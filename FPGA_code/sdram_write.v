==> flow/design.v <==
`timescale  1ns/1ns
module  sdram_write
(
    input   wire            sys_clk         ,   
    input   wire            sys_rst_n       ,   
    input   wire            init_end        ,   
    input   wire            wr_en           ,   
    input   wire    [20:0]  wr_addr         ,   
    input   wire    [31:0]  wr_data         ,   
    input   wire    [9:0]   wr_burst_len    ,   
    output  wire            wr_ack          ,   
    output  wire            wr_end          ,   
    output  reg     [3:0]   write_cmd       ,   
    output  reg     [1:0]   write_ba        ,   
    output  reg     [10:0]  write_addr      ,   
    output  reg             wr_sdram_en     ,   
    output  wire    [31:0]  wr_sdram_data       
);
parameter   TRCD_CLK    =   10'd2   ,   
            TRP_CLK     =   10'd2   ;   
parameter   WR_IDLE     =   4'b0000 ,   
            WR_ACTIVE   =   4'b0001 ,   
            WR_TRCD     =   4'b0011 ,   
            WR_WRITE    =   4'b0010 ,   
            WR_DATA     =   4'b0100 ,   
            WR_PRE      =   4'b0101 ,   
            WR_TRP      =   4'b0111 ,   
            WR_END      =   4'b0110 ;   
parameter   NOP         =   4'b0111 ,   
            ACTIVE      =   4'b0011 ,   
            WRITE       =   4'b0100 ,   
            B_STOP      =   4'b0110 ,   
            P_CHARGE    =   4'b0010 ;   
wire            trcd_end    ;   
wire            twrite_end  ;   
wire            trp_end     ;   
reg     [3:0]   write_state ;   
reg     [9:0]   cnt_clk     ;   
reg             cnt_clk_rst ;   
assign  wr_end = (write_state == WR_END) ? 1'b1 : 1'b0;
assign  wr_ack = ( write_state == WR_WRITE)
                || ((write_state == WR_DATA) 
                && (cnt_clk <= (wr_burst_len - 2'd2)));
always@(posedge sys_clk or negedge sys_rst_n)
    if(sys_rst_n == 1'b0)
        cnt_clk <=  10'd0;
    else    if(cnt_clk_rst == 1'b1)
        cnt_clk <=  10'd0;
    else
        cnt_clk <=  cnt_clk + 1'b1;
assign  trcd_end    =   ((write_state == WR_TRCD)
                        &&(cnt_clk == TRCD_CLK        )) ? 1'b1 : 1'b0;     
assign  twrite_end  =   ((write_state == WR_DATA)
                        &&(cnt_clk == wr_burst_len - 1)) ? 1'b1 : 1'b0;     
assign  trp_end     =   ((write_state == WR_TRP )
                        &&(cnt_clk == TRP_CLK         )) ? 1'b1 : 1'b0;     
always@(posedge sys_clk or negedge sys_rst_n)
    if(sys_rst_n == 1'b0)
            write_state <=  WR_IDLE;
    else
        case(write_state)
            WR_IDLE:
                if((wr_en ==1'b1) && (init_end == 1'b1))
                        write_state <=  WR_ACTIVE;
                else
                        write_state <=  write_state;
            WR_ACTIVE:
                write_state <=  WR_TRCD;
            WR_TRCD:
                if(trcd_end == 1'b1)
                    write_state <=  WR_WRITE;
                else
                    write_state <=  write_state;
            WR_WRITE:
                write_state <=  WR_DATA;
            WR_DATA:
                if(twrite_end == 1'b1)
                    write_state <=  WR_PRE;
                else
                    write_state <=  write_state;
            WR_PRE:
                write_state <=  WR_TRP;
            WR_TRP:
                if(trp_end == 1'b1)
                    write_state <=  WR_END;
                else
                    write_state <=  write_state;
            WR_END:
                write_state <=  WR_IDLE;
            default:
                write_state <=  WR_IDLE;
        endcase
always@(*)
    begin
        case(write_state)
            WR_IDLE:    cnt_clk_rst   <=  1'b1;
            WR_TRCD:    cnt_clk_rst   <=  (trcd_end == 1'b1) ? 1'b1 : 1'b0;
            WR_WRITE:   cnt_clk_rst   <=  1'b1;
            WR_DATA:    cnt_clk_rst   <=  (twrite_end == 1'b1) ? 1'b1 : 1'b0;
            WR_TRP:     cnt_clk_rst   <=  (trp_end == 1'b1) ? 1'b1 : 1'b0;
            WR_END:     cnt_clk_rst   <=  1'b1;
            default:    cnt_clk_rst   <=  1'b0;
        endcase
    end
always@(posedge sys_clk or negedge sys_rst_n)
    if(sys_rst_n == 1'b0)
        begin
            write_cmd   <=  NOP;
            write_ba    <=  2'b11;
            write_addr  <=  11'h7ff;
        end
    else
        case(write_state)
            WR_IDLE,WR_TRCD,WR_TRP:
                begin
                    write_cmd   <=  NOP;
                    write_ba    <=  2'b11;
                    write_addr  <=  11'h7ff;
                end
            WR_ACTIVE:   
                begin
                    write_cmd   <=  ACTIVE;
                    write_ba    <=  wr_addr[20:19];
                    write_addr  <=  wr_addr[18:8];
                end
            WR_WRITE:    
                begin
                    write_cmd   <=  WRITE;
                    write_ba    <=  wr_addr[20:19];
                    write_addr  <=  {3'b000,wr_addr[7:0]};
                end     
            WR_DATA:     
                begin
                    if(twrite_end == 1'b1)
                        write_cmd <=  B_STOP;
                    else
                        begin
                            write_cmd   <=  NOP;
                            write_ba    <=  2'b11;
                            write_addr  <=  11'h7ff;
                        end
                end
            WR_PRE:      
                begin
                    write_cmd   <= P_CHARGE;
                    write_ba    <= wr_addr[20:19];
                    write_addr  <= 11'h400;
                end
            WR_END:
                begin
                    write_cmd   <=  NOP;
                    write_ba    <=  2'b11;
                    write_addr  <=  11'h7ff;
                end
            default:
                begin
                    write_cmd   <=  NOP;
                    write_ba    <=  2'b11;
                    write_addr  <=  11'h7ff;
                end
        endcase
always@(posedge sys_clk or negedge sys_rst_n)
    if(sys_rst_n == 1'b0)
        wr_sdram_en <=  1'b0;
    else
        wr_sdram_en <=  wr_ack;
assign  wr_sdram_data = (wr_sdram_en == 1'b1) ? wr_data : 32'd0;
endmodule
**Reports on sdram_write**

What the tools print for sdram_write, step after step.
Lines are those of the file above, counted from 1.
Cell names lack the library's common part.
A cell with -- has no value.

- Top module: sdram_write
- Clock input: sys_clk
- Standard-cell library: sky130hd
- Timing corner: tt_025C_1v80

**Word-level counts**

Yosys after proc, flatten, opt, wreduce and memory -nomap, before mapping. Memory bits, and registers merged into a memory's read port (data or address), are not among the register bits. Print and check cells are not counted. Equal cells are merged and count once.

- Reduce/logical cells: 10
- Equality and inequality tests: 14
- Muxes and demuxes: 21
- Order comparisons: 1
- $add $sub $neg: 3

Operators by type and width:

| kind | number |
|---|---|
| 11-bit case mux with 4-bit select | 1 |
| 10-bit by 32-bit == test with 1-bit output | 1 |
| 32-bit two-way mux | 1 |
| 4-bit case mux with 7-bit select | 1 |
| 4-bit by 3-bit == test with 1-bit output (second input constant) | 4 |
| 4-bit case mux with 4-bit select | 1 |
| 4-bit two-way mux | 4 |
| 10-bit by 1-bit subtractor with 11-bit output (second input constant) | 1 |
| 11-bit two-way mux | 1 |
| 10-bit by 1-bit adder with 10-bit output (second input constant) | 1 |
| 10-bit <= comparator | 1 |
| 10-bit by 2-bit subtractor with 10-bit output (second input constant) | 1 |
| 10-bit by 2-bit == test with 1-bit output (second input constant) | 1 |
| 2-bit != test (second input constant) | 5 |
| 10-bit two-way mux | 1 |
| 4-bit by 2-bit == test with 1-bit output (second input constant) | 2 |
| 1-bit two-way mux | 8 |
| 3-bit OR reduction | 2 |
| 1-bit logical AND | 5 |
| 4-bit by 1-bit == test with 1-bit output (second input constant) | 1 |
| 4-bit logical NOT | 1 |
| 4-bit AND reduction | 1 |
| 2-bit case mux with 2-bit select | 1 |
| 1-bit case mux with 4-bit select | 1 |
| 2-bit two-way mux | 1 |
| 1-bit logical OR | 1 |

- Register bits: 32
- Cells after elaboration: 55

**Depth**

Yosys ltp: most cells in a row. Word level: on the elaborated netlist, between registers, memories and ports. Mapped: between sequential cells and ports; inverters and the memories' decode and read muxes count.

- Depth in word-level cells: 7
- ABC_AREA: 0
- Depth in mapped cells: 10
- Depth with buffers taken out: 9

**Netlist**

Yosys stat after the flow's synthesis: flattened, memories mapped to cells. It holds for the ABC_AREA given above (unset counts as 0); a run with the other value may have another netlist.
Totals and module areas in this step are rounded.

Cell types:

| cell type | number | area in all (um^2) |
|---|---|---|
| dfrtp_1 | 18 | 450.432 |
| dfstp_2 | 17 | 446.678 |
| and2_1 | 34 | 212.704 |
| ha_1 | 14 | 175.168 |
| xor2_1 | 15 | 131.376 |
| xnor2_1 | 11 | 96.342 |
| mux2_4 | 6 | 90.086 |
| a221o_1 | 8 | 80.077 |
| nor2_2 | 11 | 68.816 |
| mux2i_1 | 5 | 50.048 |
| nand3_1 | 9 | 45.043 |
| clkbuf_1 | 11 | 41.29 |
| inv_1 | 11 | 41.29 |
| nand2_1 | 11 | 41.29 |
| nor2_1 | 10 | 37.536 |
| o21a_1 | 5 | 37.536 |
| mux2_2 | 3 | 33.782 |
| and3_1 | 5 | 31.28 |

Not listed: further types 32, cells in them 60.

- Buffers: 17
- Mapped flip-flops: 35
- Synthesis area: 2600 um^2
- Standard cells after synthesis: 264
- Sequential area: 900 um^2

**Timing after synthesis**

Source: OpenSTA report_checks on the synthesized netlist (no wires, ideal clock, input and output delay 20% of the period each), path of least setup slack; recovery checks are left aside. Register names are those of the netlist, which keeps one name where synthesis merged equal registers.

- Kind: in2out
- From: input wr_burst_len[4]
- To: output wr_ack
- Path buffers: 1
- Time at the first pin: 0.754 ns
- Period: 3.77 ns
- Input delay: 0.754 ns
- Data required time: 3.016 ns
- Setup slack: 0.126 ns
- Stages on the path: 9
- Delay of the path: 2.136 ns
- Data arrival time: 2.890 ns
- Synthesis period reached: 3.644 ns

"delay of the path" = arrival - input delay + setup time.
A path that ends at an output port has no setup time.
"stages on the path" counts driving pins, that of a launching flip-flop among them; a cell with two outputs on the path counts twice.
"synthesis period reached" is the clock period less the worst setup slack; recovery checks do not enter. This is arithmetic on one report: input and output delays are still those of the set period (20% each).
Between the ends stands the longest chain of elaborated cells between them, by number of cells; it is not shown to be the way that was timed. Of several equally long chains one is given.
A line is the first line of the expression or statement that the cell stems from. Yosys adds cells for indexed reads and writes and turns some case tables into memories.

- Cells stage by stage: buf_2 -> or4_4 -> nor3_2 -> nand2_1 -> xor2_1 -> ha_1 -> a22oi_1 -> nand2_1 -> o311ai_0
- Length of the longest elaborated chain: 4
- Elaborated cells on any way between the ends: 4
- RTL lines with such cells: 3
- Classes of those cells: add/sub: 1; compare: 1; reduce/logical: 2

Ends and longest elaborated chain, after synthesis:

| element | RTL line | text |
|---|---|---|
| from (decl) | 10 | `input   wire    [9:0]   wr_burst_len    ,` |
| 10-bit by 2-bit subtractor with 10-bit output | 43 | `&& (cnt_clk <= (wr_burst_len - 2'd2)));` |
| 10-bit <= comparator | 43 |  |
| 1-bit logical AND | 42 | `\|\| ((write_state == WR_DATA)` |
| 1-bit logical OR | 41 | `assign  wr_ack = ( write_state == WR_WRITE)` |
| to (decl) | 11 | `output  wire            wr_ack          ,` |

**Path in the finished layout**

From the final timing report of run A: the path of least setup slack in the routed layout; clock arrival at registers is part of the times.

- Kind: in2out
- From: input wr_burst_len[5]
- To: output wr_ack
- Input delay: 0.69 ns
- Data arrival time: 2.82 ns
- Stages on the path: 11
- Data required time: 2.74 ns
- Period: 3.43 ns
- Path buffers: 2
- Setup slack: -0.07 ns
- Time at the first pin: 0.69 ns

Between the ends stands the longest chain of elaborated cells between them, by number of cells; it is not shown to be the way that was timed. Of several equally long chains one is given.

- Cells stage by stage: buf_6 -> or4_4 -> nor3_4 -> nand2_1 -> xor2_1 -> ha_1 -> nand4_1 -> o32ai_2 -> a21oi_2 -> o311ai_2 -> buf_2
- Length of the longest elaborated chain: 4
- Elaborated cells on any way between the ends: 4
- RTL lines with such cells: 3
- Classes of those cells: add/sub: 1; compare: 1; reduce/logical: 2

Ends and longest elaborated chain, after layout:

| element | RTL line | text |
|---|---|---|
| from (decl) | 10 | `input   wire    [9:0]   wr_burst_len    ,` |
| 10-bit by 2-bit subtractor with 10-bit output | 43 | `&& (cnt_clk <= (wr_burst_len - 2'd2)));` |
| 10-bit <= comparator | 43 |  |
| 1-bit logical AND | 42 | `\|\| ((write_state == WR_DATA)` |
| 1-bit logical OR | 41 | `assign  wr_ack = ( write_state == WR_WRITE)` |
| to (decl) | 11 | `output  wire            wr_ack          ,` |

Appendix: measured runs

Settings and measured results of 2 stored flow runs for module sdram_write (sky130hd), not sorted in any way. The constraints put input and output delay at 20% of the set period each and load the outputs with 0.01 pF.
"achieved period" is the run's clock period less its worst setup slack. It is reckoned from that one timing run; input and output delays stay at 20% of the period that was set.
By "time used up by the worst setup path" is meant the share of the clock period that the worst setup path is allowed (20% is reserved at inputs, 20% at outputs), minus its slack. Clock arrival times at its registers enter into it.
"total power of the final layout": no workload was simulated; the value follows from the tool's default switching activity.
The measured numbers are rounded.

### Run A

==> flow/run.sh <==
#!/bin/bash
# the make line also repeats the synthesis and layout settings of config.mk as NAME=value (left out here)
make -C /OpenROAD-flow-scripts/flow DESIGN_CONFIG=/design/flow/config.mk WORK_HOME=/design/flow/orfs CLKGATE_MAP_FILE= finish
==> flow/config.mk <==
export PLATFORM = sky130hd
export DESIGN_NAME = sdram_write
export DESIGN_NICKNAME = sdram_write
export VERILOG_FILES = /design/flow/design.v
export SDC_FILE = /design/flow/constraint.sdc
export NUM_CORES = 4
export LEC_CHECK = 0
export CAP_MARGIN = 20
export CORE_MARGIN = 2
export CORE_UTILIZATION = 40
export SLEW_MARGIN = 20
==> flow/constraint.sdc <==
create_clock -name core_clock -period 3.43 [get_ports {sys_clk}]
set_input_delay 0.6860 -clock core_clock [delete_from_list [all_inputs] [get_ports {sys_clk}]]
set_output_delay 0.6860 -clock core_clock [all_outputs]
set_load 0.01 [all_outputs]

Results of run A:
- Achieved period: 3.504 ns
- Time used up by the worst setup path: 2.13 ns
- Worst setup path kind: in2out
- Post-layout utilization: 65 %
- Overall die area: 7100 um^2
- Standard-cell area after routing: 4100 um^2
- Total power of the final layout: 870 uW
- Synthesis area: 2600 um^2
- Setup slack of the worst path: -0.074 ns
- Total negative setup slack: -0.074 ns

### Run B

==> flow/run.sh <==
#!/bin/bash
# the make line also repeats the synthesis and layout settings of config.mk as NAME=value (left out here)
make -C /OpenROAD-flow-scripts/flow DESIGN_CONFIG=/design/flow/config.mk WORK_HOME=/design/flow/orfs CLKGATE_MAP_FILE= finish
==> flow/config.mk <==
export PLATFORM = sky130hd
export DESIGN_NAME = sdram_write
export DESIGN_NICKNAME = sdram_write
export VERILOG_FILES = /design/flow/design.v
export SDC_FILE = /design/flow/constraint.sdc
export NUM_CORES = 4
export LEC_CHECK = 0
export ABC_AREA = 1
export CAP_MARGIN = 40
export CELL_PAD_IN_SITES_GLOBAL_PLACEMENT = 0
export CORE_MARGIN = 10
export CORE_UTILIZATION = 23
export GPL_ROUTABILITY_DRIVEN = 0
export PLACE_DENSITY_LB_ADDON = 0.06
export SLEW_MARGIN = 5
==> flow/constraint.sdc <==
create_clock -name core_clock -period 3.3 [get_ports {sys_clk}]
set_input_delay 0.6600 -clock core_clock [delete_from_list [all_inputs] [get_ports {sys_clk}]]
set_output_delay 0.6600 -clock core_clock [all_outputs]
set_load 0.01 [all_outputs]

Results of run B:
- Standard-cell area after routing: 4700 um^2
- Synthesis area: 2900 um^2
- Overall die area: 17000 um^2
- Post-layout utilization: 39 %
- Achieved period: 3.110 ns
- Setup slack of the worst path: 0.19 ns
- Time used up by the worst setup path: 1.79 ns
- Worst setup path kind: in2out
- Total power of the final layout: 2200 uW
- Total negative setup slack: 0.000 ns
