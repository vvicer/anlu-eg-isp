==> flow/design.v <==
`timescale  1ns/1ns
module  sdram_read
(
    input   wire            sys_clk         ,   
    input   wire            sys_rst_n       ,   
    input   wire            init_end        ,   
    input   wire            rd_en           ,   
    input   wire    [20:0]  rd_addr         ,   
    input   wire    [31:0]  rd_data         ,   
    input   wire    [9:0]   rd_burst_len    ,   
    output  wire            rd_ack          ,   
    output  wire            rd_end          ,   
    output  reg     [3:0]   read_cmd        ,   
    output  reg     [1:0]   read_ba         ,   
    output  reg     [10:0]  read_addr       ,   
    output  wire    [31:0]  rd_sdram_data       
);
parameter   TRCD_CLK    =   10'd2   ,   
            TCL_CLK     =   10'd3   ,   
            TRP_CLK     =   10'd2   ;   
parameter   RD_IDLE     =   4'b0000 ,   
            RD_ACTIVE   =   4'b0001 ,   
            RD_TRCD     =   4'b0011 ,   
            RD_READ     =   4'b0010 ,   
            RD_CL       =   4'b0100 ,   
            RD_DATA     =   4'b0101 ,   
            RD_PRE      =   4'b0111 ,   
            RD_TRP      =   4'b0110 ,   
            RD_END      =   4'b1100 ;   
parameter   NOP         =   4'b0111 ,   
            ACTIVE      =   4'b0011 ,   
            READ        =   4'b0101 ,   
            B_STOP      =   4'b0110 ,   
            P_CHARGE    =   4'b0010 ;   
wire            trcd_end    ;    
wire            trp_end     ;    
wire            tcl_end     ;    
wire            tread_end   ;    
wire            rdburst_end ;    
reg     [3:0]   read_state  ;    
reg     [9:0]   cnt_clk     ;    
reg             cnt_clk_rst ;    
(*keep = "true"*)reg     [31:0]  rd_data_reg ;
always@(posedge sys_clk or negedge sys_rst_n)
    if(sys_rst_n == 1'b0)
        rd_data_reg <=  32'd0;
    else
        rd_data_reg <=  rd_data;
assign  rd_end = (read_state == RD_END) ? 1'b1 : 1'b0;
assign  rd_ack = (read_state == RD_DATA)
                && (cnt_clk >= 10'd1)
                && (cnt_clk < (rd_burst_len + 2'd1));
always@(posedge sys_clk or negedge sys_rst_n)
    if(sys_rst_n == 1'b0)
        cnt_clk <=  10'd0;
    else    if(cnt_clk_rst == 1'b1)
        cnt_clk <=  10'd0;
    else
        cnt_clk <=  cnt_clk + 1'b1;
assign  trcd_end    =   ((read_state == RD_TRCD)
                        && (cnt_clk == TRCD_CLK        )) ? 1'b1 : 1'b0;     
assign  trp_end     =   ((read_state == RD_TRP )
                        && (cnt_clk == TRP_CLK         )) ? 1'b1 : 1'b0;     
assign  tcl_end     =   ((read_state == RD_CL  )
                        && (cnt_clk == TCL_CLK - 1     )) ? 1'b1 : 1'b0;     
assign  tread_end   =   ((read_state == RD_DATA)
                        && (cnt_clk == rd_burst_len + 2)) ? 1'b1 : 1'b0;     
assign  rdburst_end =   ((read_state == RD_DATA)
                        && (cnt_clk == rd_burst_len - 4)) ? 1'b1 : 1'b0;     
always@(posedge sys_clk or negedge sys_rst_n)
    if(sys_rst_n == 1'b0)
            read_state  <=  RD_IDLE;
    else
        case(read_state)
            RD_IDLE:
                if((rd_en ==1'b1) && (init_end == 1'b1))
                        read_state <=  RD_ACTIVE;
                else
                        read_state <=  RD_IDLE;
            RD_ACTIVE:
                read_state <=  RD_TRCD;
            RD_TRCD:
                if(trcd_end == 1'b1)
                    read_state <=  RD_READ;
                else
                    read_state <=  RD_TRCD;
            RD_READ:
                read_state <=  RD_CL;
            RD_CL:
                read_state <=  (tcl_end == 1'b1) ? RD_DATA : RD_CL;
            RD_DATA:
                read_state <=  (tread_end == 1'b1) ? RD_PRE : RD_DATA;
            RD_PRE:
                read_state  <=  RD_TRP;
            RD_TRP:
                read_state  <=  (trp_end == 1'b1) ? RD_END : RD_TRP;
            RD_END:
                read_state  <=  RD_IDLE;
            default:
                read_state  <=  RD_IDLE;
        endcase
always@(*)
    begin
        case(read_state)
            RD_IDLE:    cnt_clk_rst   <=  1'b1;
            RD_TRCD:    cnt_clk_rst   <=  (trcd_end == 1'b1) ? 1'b1 : 1'b0;
            RD_READ:    cnt_clk_rst   <=  1'b1;
            RD_CL:      cnt_clk_rst   <=  (tcl_end == 1'b1) ? 1'b1 : 1'b0;
            RD_DATA:    cnt_clk_rst   <=  (tread_end == 1'b1) ? 1'b1 : 1'b0;
            RD_TRP:     cnt_clk_rst   <=  (trp_end == 1'b1) ? 1'b1 : 1'b0;
            RD_END:     cnt_clk_rst   <=  1'b1;
            default:    cnt_clk_rst   <=  1'b0;
        endcase
    end
always@(posedge sys_clk or negedge sys_rst_n)
    if(sys_rst_n == 1'b0)
        begin
            read_cmd    <=  NOP;
            read_ba     <=  2'b11;
            read_addr   <=  11'h7ff;
        end
    else
        case(read_state)
            RD_IDLE,RD_TRCD,RD_TRP:
                begin
                    read_cmd    <=  NOP;
                    read_ba     <=  2'b11;
                    read_addr   <=  11'h7ff;
                end
            RD_ACTIVE:   
                begin
                    read_cmd    <=  ACTIVE;
                    read_ba     <=  rd_addr[20:19];
                    read_addr   <=  rd_addr[18:8];
                end
            RD_READ:     
                begin
                    read_cmd    <=  READ;
                    read_ba     <=  rd_addr[20:19];
                    read_addr   <=  {3'b000,rd_addr[7:0]};
                end
            RD_DATA:     
                begin
                    if(rdburst_end == 1'b1)
                        read_cmd <=  B_STOP;
                    else
                        begin
                            read_cmd    <=  NOP;
                            read_ba     <=  2'b11;
                            read_addr   <=  11'h7ff;
                        end
                end
            RD_PRE:      
                begin
                    read_cmd    <= P_CHARGE;
                    read_ba     <= rd_addr[20:19];
                    read_addr   <= 11'h400;
                end
            RD_END:
                begin
                    read_cmd    <=  NOP;
                    read_ba     <=  2'b11;
                    read_addr   <=  11'h7ff;
                end
            default:
                begin
                    read_cmd    <=  NOP;
                    read_ba     <=  2'b11;
                    read_addr   <=  11'h7ff;
                end
        endcase
assign  rd_sdram_data = (rd_ack == 1'b1) ? rd_data_reg : 32'b0;
endmodule
# Step by step through the tools: sdram_read
# What the tools print for sdram_read, step after step.
# Line numbers count from 1 in the design file above.
# Library cell names are shortened.
# A cell with - has no value.
# inputs
top_module	sdram_read
clk_port	sys_clk
lib	sky130hd
lib_corner	tt_025C_1v80

# After elaboration
# Source: Yosys, flattened and elaborated, memories not mapped. Widths are those after wreduce. Registers that Yosys merges into a memory's read port (data or address) are not register bits. Print and check cells do not count.
# bits
inputBits	67
reg_bits	63
word_cells	60
# classes
n_addsub	4
cmp	2
n_mux	25
n_eq	12
reduce_logical	11
# op_table
op	count
11-bit case mux with 4-bit select	1
10-bit by 32-bit equality test with 1-bit output	1
4-bit case mux with 8-bit select	1
32-bit two-way mux	1
10-bit by 1-bit adder with 10-bit output with constant B	2
4-bit by 3-bit equality test with 1-bit output with constant B	4
4-bit case mux with 4-bit select	1
1-bit two-way mux	14
10-bit by 11-bit equality test with 1-bit output	1
10-bit by 2-bit adder with 11-bit output with constant B	1
10-bit by 3-bit subtractor with 11-bit output with constant B	1
11-bit two-way mux	1
10-bit by 1-bit >= comparator with 1-bit output with constant B	1
10-bit < comparator	1
10-bit by 2-bit equality test with 1-bit output with constant B	1
10-bit two-way mux	1
1-bit logical AND	8
4-bit by 2-bit equality test with 1-bit output with constant B	2
3-bit OR reduction	2
1-bit case mux with 5-bit select	1
4-bit by 1-bit equality test with 1-bit output with constant B	1
4-bit equality test with constant B	1
4-bit logical NOT	1
2-bit case mux with 2-bit select	1
4-bit two-way mux	1
2-bit two-way mux	2
2-bit inequality test with constant B	1

# Logic depth
# Yosys ltp: most cells in a row. Word level: on the elaborated netlist, between registers, memories and ports. Mapped: between sequential cells and ports; inverters and the memories' decode and read muxes count.
# logic_depth
depth_word	7
ABC_AREA	0
depth_mapped	12

# Mapped cells and area
# Yosys stat after the flow's synthesis: flattened, memories mapped to cells. It holds for the ABC_AREA given above (unset counts as 0); a run with the other value may have another netlist.
# types
cell	count	area_total_um2
dfrtp_1	50	1251.2
dfstp_2	17	446.678
ha_1	19	237.728
nor2_1	46	172.666
nand2_1	45	168.912
xor2_1	19	166.41
xnor2_1	18	157.651
a221o_1	8	80.077
mux2_4	5	75.072
nor3_1	13	65.062
mux2i_1	5	50.048
inv_1	12	45.043
mux2_2	4	45.043
nand4_1	7	43.792
a21o_1	4	30.029
buf_4	4	30.029
clkbuf_1	8	30.029
nand3_1	6	30.029
# Other cell types: 29; their cells: 56.
# mapped
seq_area_um2	1697.9
ffs	67
buf_cells	18
yosys_area_um2	3518.4
cell_count	346

# Path before layout
# OpenSTA on the mapped netlist: ideal clock, no wires. The path of least setup slack (recovery checks aside). Input and output delay are each 20% of the period. Register names are those of the netlist, which keeps one name where synthesis merged equal registers.
# synth_timing
path_kind	in2out
from	in rd_burst_len[1]
to	out rd_sdram_data[10]
path_stages	11
delay_ns	2.005
arrival_ns	2.831
setup_slack_ns	0.473
n_path_buf	1
tclk_ns	4.13
t_first_pin_ns	0.826
output_delay_ns	0.826
in_delay_ns	0.826
synth_period_reached_ns	3.657
# "delay_ns" is the arrival time less input delay plus setup time.
# A path that ends at an output port has no setup time.
# "path_stages": output pins that drive a net of the path, with the launching flip-flop's if there is one; two outputs of one cell count as two.
# "synth_period_reached_ns" = period - worst setup slack (recovery checks aside). The figure is calculated, with input and output delays left at 20% of the set period.
# The rows between start and end are the longest chain of elaborated cells between them; the timing report does not say that the signal goes this way. Where chains are equally long, one stands for them.
# Each line given opens the expression or statement behind the cell; cells for indexed reads and writes are added by Yosys, which also makes memories of some case tables.
# synth_between
cell_sequence	ha_1 -> nand2_1 -> or3_1 -> xor2_1 -> ha_1 -> a2111oi_0 -> a21oi_1 -> nand3_1 -> a21oi_1 -> clkbuf_1 -> nor2_1
elab_chain_len	4
cone_cells	4
cone_lines	3
cone_classes	add/sub: 1; compare: 1; mux: 1; reduce/logical: 1
# synth_lines
element	line	text
start, declared	10	input   wire    [9:0]   rd_burst_len    ,
10-bit by 1-bit adder with 10-bit output	52	&& (cnt_clk < (rd_burst_len + 2'd1));
10-bit < comparator	52
1-bit logical AND	50	assign  rd_ack = (read_state == RD_DATA)
32-bit two-way mux	172	assign  rd_sdram_data = (rd_ack == 1'b1) ? rd_data_reg : 32'b0;
end, declared	16	output  wire    [31:0]  rd_sdram_data

# Worst path after layout
# Path of least setup slack in the final report of flow run 2 (OpenROAD, finished layout, wires in). Where an end is a register, its clock arrival counts in the times.
# layout_timing
path_kind	in2out
from	in rd_burst_len[2]
to	out rd_sdram_data[30]
tclk_ns	2.19
arrival_ns	2.64
path_stages	13
setup_slack_ns	-0.89
t_first_pin_ns	0.44
output_delay_ns	0.44
in_delay_ns	0.44
n_path_buf	5
# The rows between start and end are the longest chain of elaborated cells between them; the timing report does not say that the signal goes this way. Where chains are equally long, one stands for them.
# layout_between
cell_sequence	buf_8 -> ha_4 -> nand2_4 -> or3_4 -> xor2_2 -> ha_4 -> buf_6 -> a2111oi_4 -> a21oi_4 -> buf_12 -> buf_16 -> nor2_4 -> buf_6
elab_chain_len	4
cone_cells	4
cone_lines	3
cone_classes	add/sub: 1; compare: 1; mux: 1; reduce/logical: 1
# layout_lines
element	line	text
start, declared	10	input   wire    [9:0]   rd_burst_len    ,
10-bit by 1-bit adder with 10-bit output	52	&& (cnt_clk < (rd_burst_len + 2'd1));
10-bit < comparator	52
1-bit logical AND	50	assign  rd_ack = (read_state == RD_DATA)
32-bit two-way mux	172	assign  rd_sdram_data = (rd_ack == 1'b1) ? rd_data_reg : 32'b0;
end, declared	16	output  wire    [31:0]  rd_sdram_data

# 2 stored runs of sdram_read in the flow (synthesis by Yosys, layout by OpenROAD, sky130hd cells), in arbitrary order. Constraints: input delay and output delay 20% of the set period each, output load 0.01 pF.
# "period_less_ws_ns" means the clock period less the worst setup slack. The figure is calculated, with input and output delays left at 20% of the set period.
# "worst_setup_path_time_ns" = time allowed to the worst setup path (clock period - input delay - output delay, where it has them) - its slack; a late launch clock adds to it, a late capture clock takes from it.
# "totalPower_uw": no workload was simulated; the value follows from the tool's default switching activity.
# Among the settings, n/a means not set for that run.
# A result given as n/a is not shown for that run.
run name	period_ns	CORE_UTILIZATION	SETUP_SLACK_MARGIN	PLACE_DENSITY	CELL_PAD_IN_SITES_GLOBAL_PLACEMENT	CELL_PAD_IN_SITES_DETAIL_PLACEMENT	ABC_AREA	GPL_TIMING_DRIVEN	CTS_CLUSTER_DIAMETER	MAX_ROUTING_LAYER	CAP_MARGIN	CORE_MARGIN	SLEW_MARGIN	HOLD_SLACK_MARGIN	CORE_ASPECT_RATIO	CTS_CLUSTER_SIZE	yosys_chip_area_um2	die_footprint_um2	post_route_util_pct	worst_setup_slack_ns	fin_tns_ns	totalPower_uw	period_less_ws_ns	worst_setup_path_time_ns	critical_path_type
flow run 1	2.89	54	0.22	0.35	2	1	1	1	275	met5	20	2	20	n/a	n/a	n/a	n/a	n/a	n/a	n/a	n/a	n/a	n/a	n/a	n/a
flow run 2	2.19	47	n/a	0.64	n/a	n/a	n/a	1	n/a	met4	20	2	20	0.05	1.32	42	3518.4	8200.5	81.3	-0.887	-27.680	2534	3.077	2.20	in2out
# Flow run 1: no results, placement failed with GPL-0301
